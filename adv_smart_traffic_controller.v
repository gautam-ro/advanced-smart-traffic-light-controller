==> flow/design.v <==
`timescale 1ns / 1ps
module adv_smart_traffic_controller#(
    parameter GREEN_MIN = 10,
    parameter GREEN_MAX = 30,
    parameter RED_BUFFER = 3
)(
    input clk,
    input rst,
    input sensor_s1, sensor_s2, sensor_s3, sensor_s4,
    input ped_s1, ped_s2, ped_s3, ped_s4,
    input emergency_s1, emergency_s2, emergency_s3, emergency_s4,
    output reg [1:0] TL1, TL2, TL3, TL4
);
    reg [2:0] state;
    parameter STATE_S13_GREEN  = 3'd0;
    parameter STATE_ALL_RED_1  = 3'd1;
    parameter STATE_S24_GREEN  = 3'd2;
    parameter STATE_ALL_RED_2  = 3'd3;
    parameter RED    = 2'b00;  
    parameter GREEN  = 2'b01;  
    reg [5:0] timer;
    wire emergency_13 = emergency_s1 | emergency_s3;
    wire emergency_24 = emergency_s2 | emergency_s4;
    wire traffic_13 = sensor_s1 | sensor_s3 | ped_s1 | ped_s3;
    wire traffic_24 = sensor_s2 | sensor_s4 | ped_s2 | ped_s4;
    wire [5:0] green_duration_13 = (emergency_13 || traffic_13) ? GREEN_MAX : GREEN_MIN;
    wire [5:0] green_duration_24 = (emergency_24 || traffic_24) ? GREEN_MAX : GREEN_MIN;
    always @(posedge clk or posedge rst) begin
        if (rst) begin
            state <= STATE_S13_GREEN;
            timer <= 0;
        end else begin
            if (emergency_13 && state != STATE_S13_GREEN) begin    
                state <= STATE_S13_GREEN;
                timer <= 0;
            end else if (emergency_24 && state != STATE_S24_GREEN) begin    
                state <= STATE_S24_GREEN;
                timer <= 0;
            end else begin
                case (state)
                    STATE_S13_GREEN: begin
                        if (timer >= green_duration_13) begin
                            state <= STATE_ALL_RED_1;
                            timer <= 0;
                        end else timer <= timer + 1;
                    end
                    STATE_ALL_RED_1: begin
                        if (timer >= RED_BUFFER) begin
                            state <= STATE_S24_GREEN;
                            timer <= 0;
                        end else timer <= timer + 1;
                    end
                    STATE_S24_GREEN: begin
                        if (timer >= green_duration_24) begin
                            state <= STATE_ALL_RED_2;
                            timer <= 0;
                        end else timer <= timer + 1;
                    end
                    STATE_ALL_RED_2: begin
                        if (timer >= RED_BUFFER) begin
                            state <= STATE_S13_GREEN;
                            timer <= 0;
                        end else timer <= timer + 1;
                    end
                    default: begin
                        state <= STATE_S13_GREEN;
                        timer <= 0;
                    end
                endcase
            end
        end
    end
    always @(*) begin
        case (state)
            STATE_S13_GREEN: begin
                TL1 = GREEN; TL3 = GREEN;
                TL2 = RED;   TL4 = RED;
            end
            STATE_S24_GREEN: begin
                TL1 = RED;   TL3 = RED;
                TL2 = GREEN; TL4 = GREEN;
            end
            default: begin
                TL1 = RED; TL2 = RED; TL3 = RED; TL4 = RED;
            end
        endcase
    end
endmodule
# ---- Step by step through the tools: adv_smart_traffic_controller
# What the tools print for adv_smart_traffic_controller, step after step.
# Line numbers count from 1 in the design file above.
# Operators: Yosys type, input widths -> output width; for muxes data width and select width s.
# Cell names lack the library's common part.
# The mark - stands for no value.
dict set report design {
  top {adv_smart_traffic_controller}
  clk_port {clk}
  cell_library {sky130hd}
  pvt_corner {tt_025C_1v80}
}

# ---- Elaborated design
# Source: Yosys, flattened and elaborated, memories not mapped. Widths are those after wreduce. Registers that Yosys merges into a memory's read port (data or address) are not register bits. Print and check cells do not count. Equal cells are merged and count once.
dict set report word_totals {
  output_inout_bits 8
  word_cells 47
  reg_bits 9
  input_bits 14
}
dict set report op_classes {
  equal 8
  add_sub_neg 1
  n_mux 17
  n_reduce_logical 8
  n_logic 8
  cmp 3
}
# op n
set op_table {}
lappend op_table {{$mux 6} 5}
lappend op_table {{$pmux 6 s3} 1}
lappend op_table {{$mux 3} 6}
lappend op_table {{$ne 4x4->1 const B} 4}
lappend op_table {{$ge 6x5->1} 2}
lappend op_table {{$pmux 3 s4} 1}
lappend op_table {{$mux 5} 2}
lappend op_table {{$or 1x1->1} 8}
lappend op_table {{$eq 3x2->1 const B} 2}
lappend op_table {{$add 6x1->6 const B} 1}
lappend op_table {{$ge 6x2->1 const B} 1}
lappend op_table {{$reduce_and 4->1} 1}
lappend op_table {{$eq 3x1->1 const B} 1}
lappend op_table {{$ne 3x2->1 const B} 1}
lappend op_table {{$logic_not 3->1} 1}
lappend op_table {{$reduce_bool 3->1} 1}
lappend op_table {{$logic_and 1x1->1} 2}
lappend op_table {{$logic_or 1x1->1} 2}
lappend op_table {{$reduce_or 2->1} 1}
lappend op_table {{$mux 1} 2}

# ---- Depth
# Yosys ltp: most cells in a row. Word level: on the elaborated netlist, between registers, memories and ports. Mapped: between sequential cells and ports; inverters and the memories' decode and read muxes count.
dict set report depth {
  word_depth 10
  ABC_AREA 0
  ltp_mapped 7
  ltp_nobuf 7
}

# ---- Mapped cells and area
# Source: synth_stat.txt of the flow (Yosys; design flattened, memories mapped). It holds for the ABC_AREA given above (unset counts as 0); a run with the other value may have another netlist.
# cell n type_area_um2
set by_type {}
lappend by_type {dfrtp_1 8 200.192}
lappend by_type {ha_1 6 75.072}
lappend by_type {buf_4 6 45.043}
lappend by_type {nor2_1 9 33.782}
lappend by_type {xor2_1 2 17.517}
lappend by_type {inv_1 4 15.014}
lappend by_type {nand4b_2 1 15.014}
lappend by_type {o211ai_1 2 15.014}
lappend by_type {o21ai_0 3 15.014}
lappend by_type {nor4_1 2 12.512}
lappend by_type {o211ai_2 1 12.512}
lappend by_type {a21boi_2 1 11.261}
lappend by_type {buf_6 1 11.261}
lappend by_type {mux2i_1 1 10.01}
lappend by_type {nand3_1 2 10.01}
lappend by_type {a21o_2 1 8.758}
lappend by_type {a221oi_1 1 8.758}
lappend by_type {and3b_1 1 8.758}
# Other cell types: 11; their cells: 12.
dict set report synth_totals {
  area_mm2 0.0006006
  cells 64
  sequential_area_mm2 0.0002002
  n_buf 8
  ffs 8
}

# ---- Timing after synthesis
# OpenSTA on the mapped netlist: ideal clock, no wires. The path of least setup slack (recovery checks aside). Input and output delay are each 20% of the period. Register names are those of the netlist, which keeps one name where synthesis merged equal registers.
dict set report synth_timing {
  kind {register to register}
  from {register timer[1]}
  to {register timer[3]}
  arrival_time_ns 1.486
  period_ns 2.59
  driving_pins 7
  t_first_pin_ns 0.000
  delay_ns 1.557
  required_ns 2.519
  setup_time_ns 0.071
  slack_ns 1.032
  n_path_buf 0
  synth_period_reached_ns 1.558
}
# "delay_ns" is the arrival time less input delay plus setup time.
# "driving_pins": output pins that drive a net of the path, with the launching flip-flop's if there is one; two outputs of one cell count as two.
# "synth_period_reached_ns" is the clock period less the worst setup slack; recovery checks do not enter. This is arithmetic on one report: input and output delays are still those of the set period (20% each).
# Between the ends stands the longest chain of elaborated cells between them, by number of cells; it is not shown to be the way that was timed. Of several equally long chains one is given.
# Each line given opens the expression or statement behind the cell; cells for indexed reads and writes are added by Yosys, which also makes memories of some case tables.
# At most two assigning lines are given for a register; there are more.
dict set report synth_between {
  cell_sequence {dfrtp_1 -> ha_1 -> o31a_1 -> o211ai_2 -> nand4b_2 -> a21o_2 -> nor2_1}
  elab_chain_cells 5
  cone_cells 10
  cone_classes {add/sub: 1; compare: 3; mux: 6}
}
# item line_no
set synth_rtl {}
lappend synth_rtl {{start, declared} 21} ;# reg [5:0] timer;
lappend synth_rtl {{start, assigned} 45} ;# end else timer <= timer + 1;
lappend synth_rtl {{start, assigned} 51} ;# end else timer <= timer + 1;
lappend synth_rtl {{$add 6x1->6} 51}
lappend synth_rtl {{$mux 6} 48} ;# if (timer >= RED_BUFFER) begin
lappend synth_rtl {{$pmux 6 s3} 40} ;# case (state)
lappend synth_rtl {{$mux 6} 36} ;# end else if (emergency_24 && state != STATE_S24_GREEN) begin
lappend synth_rtl {{$mux 6} 33} ;# if (emergency_13 && state != STATE_S13_GREEN) begin
lappend synth_rtl {{end, assigned} 45}
lappend synth_rtl {{end, assigned} 51}
lappend synth_rtl {{end, declared} 21}

# ---- Timing after layout
# From the final timing report of record 2: the path of least setup slack in the routed layout; clock arrival at registers is part of the times.
dict set report layout_timing {
  kind {register to output}
  from {register state[0]}
  to {output port TL2[0]}
  t_first_pin_ns 0.25
  out_delay_ns 0.43
  driving_pins 4
  slack_ns 0.09
  arrival_time_ns 1.62
  required_ns 1.71
  period_ns 2.14
  n_path_buf 1
}
# Between the ends stands the longest chain of elaborated cells between them, by number of cells; it is not shown to be the way that was timed. Of several equally long chains one is given.
# At most two assigning lines are given for a register; there are more.
dict set report layout_between {
  cell_sequence {dfrtp_1 -> inv_1 -> ha_1 -> clkdlybuf4s50_1}
  elab_chain_cells 2
  cone_cells 2
  cone_classes {eq/ne: 1; mux: 1}
}
# item line_no
set layout_rtl {}
lappend layout_rtl {{start, declared} 14} ;# reg [2:0] state;
lappend layout_rtl {{start, assigned} 30} ;# state <= STATE_S13_GREEN;
lappend layout_rtl {{start, assigned} 34} ;# state <= STATE_S13_GREEN;
lappend layout_rtl {{$eq 3x2->1} 74} ;# case (state)
lappend layout_rtl {{$mux 1} 74}
lappend layout_rtl {{end, declared} 12} ;# output reg [1:0] TL1, TL2, TL3, TL4

; Design adv_smart_traffic_controller on sky130hd. What follows are 2 stored runs of the flow, each under its own settings; their order means nothing. The constraints put input and output delay at 20% of the set period each and load the outputs with 0.01 pF.
; "clock_period_reached_ns" means the clock period less the worst setup slack. The figure is calculated, with input and output delays left at 20% of the set period.
; "worst_path_ns" means the part of the period allowed to the worst setup path (the constraints hold back 20% at inputs and 20% at outputs) less its slack; where the path has registers, the arrival times of their clocks count too.
; By "design_power_mw" is meant OpenSTA's value without simulated activity: inputs other than the clock are taken to toggle once in ten clock periods, and the tool carries that through the logic.

[record 1: settings]
period_ns = 1.28
CORE_UTILIZATION = 55
SETUP_SLACK_MARGIN = 0.36
PLACE_DENSITY_LB_ADDON = 0.26
CORE_ASPECT_RATIO = 1.58
CELL_PAD_IN_SITES_DETAIL_PLACEMENT = 0
GPL_ROUTABILITY_DRIVEN = 1
CAP_MARGIN = 40
MIN_ROUTING_LAYER = met2
MAX_ROUTING_LAYER = met4
CORE_MARGIN = 2
SLEW_MARGIN = 20
[record 1: results]
outcome = not finished: floorplanning ended with error PDN-0185

[record 2: settings]
period_ns = 2.14
CORE_UTILIZATION = 48
PLACE_DENSITY_LB_ADDON = 0.16
HOLD_SLACK_MARGIN = 0.22
CORE_ASPECT_RATIO = 1.02
CORE_MARGIN = 5
TNS_END_PERCENT = 75
SLEW_MARGIN = 35
MIN_ROUTING_LAYER = met1
CAP_MARGIN = 20
[record 2: results]
utilization_pct = 67.0
post_synth_area_mm2 = 0.0006006
clock_period_reached_ns = 2.047
tns_setup_ns = 0.000
die_footprint_mm2 = 0.0020588
design_power_mw = 0.7486
fin_ws_ns = 0.093
final_cell_area_mm2 = 0.0007645
worst_path_ns = 1.62
critical_path_kind = register to output
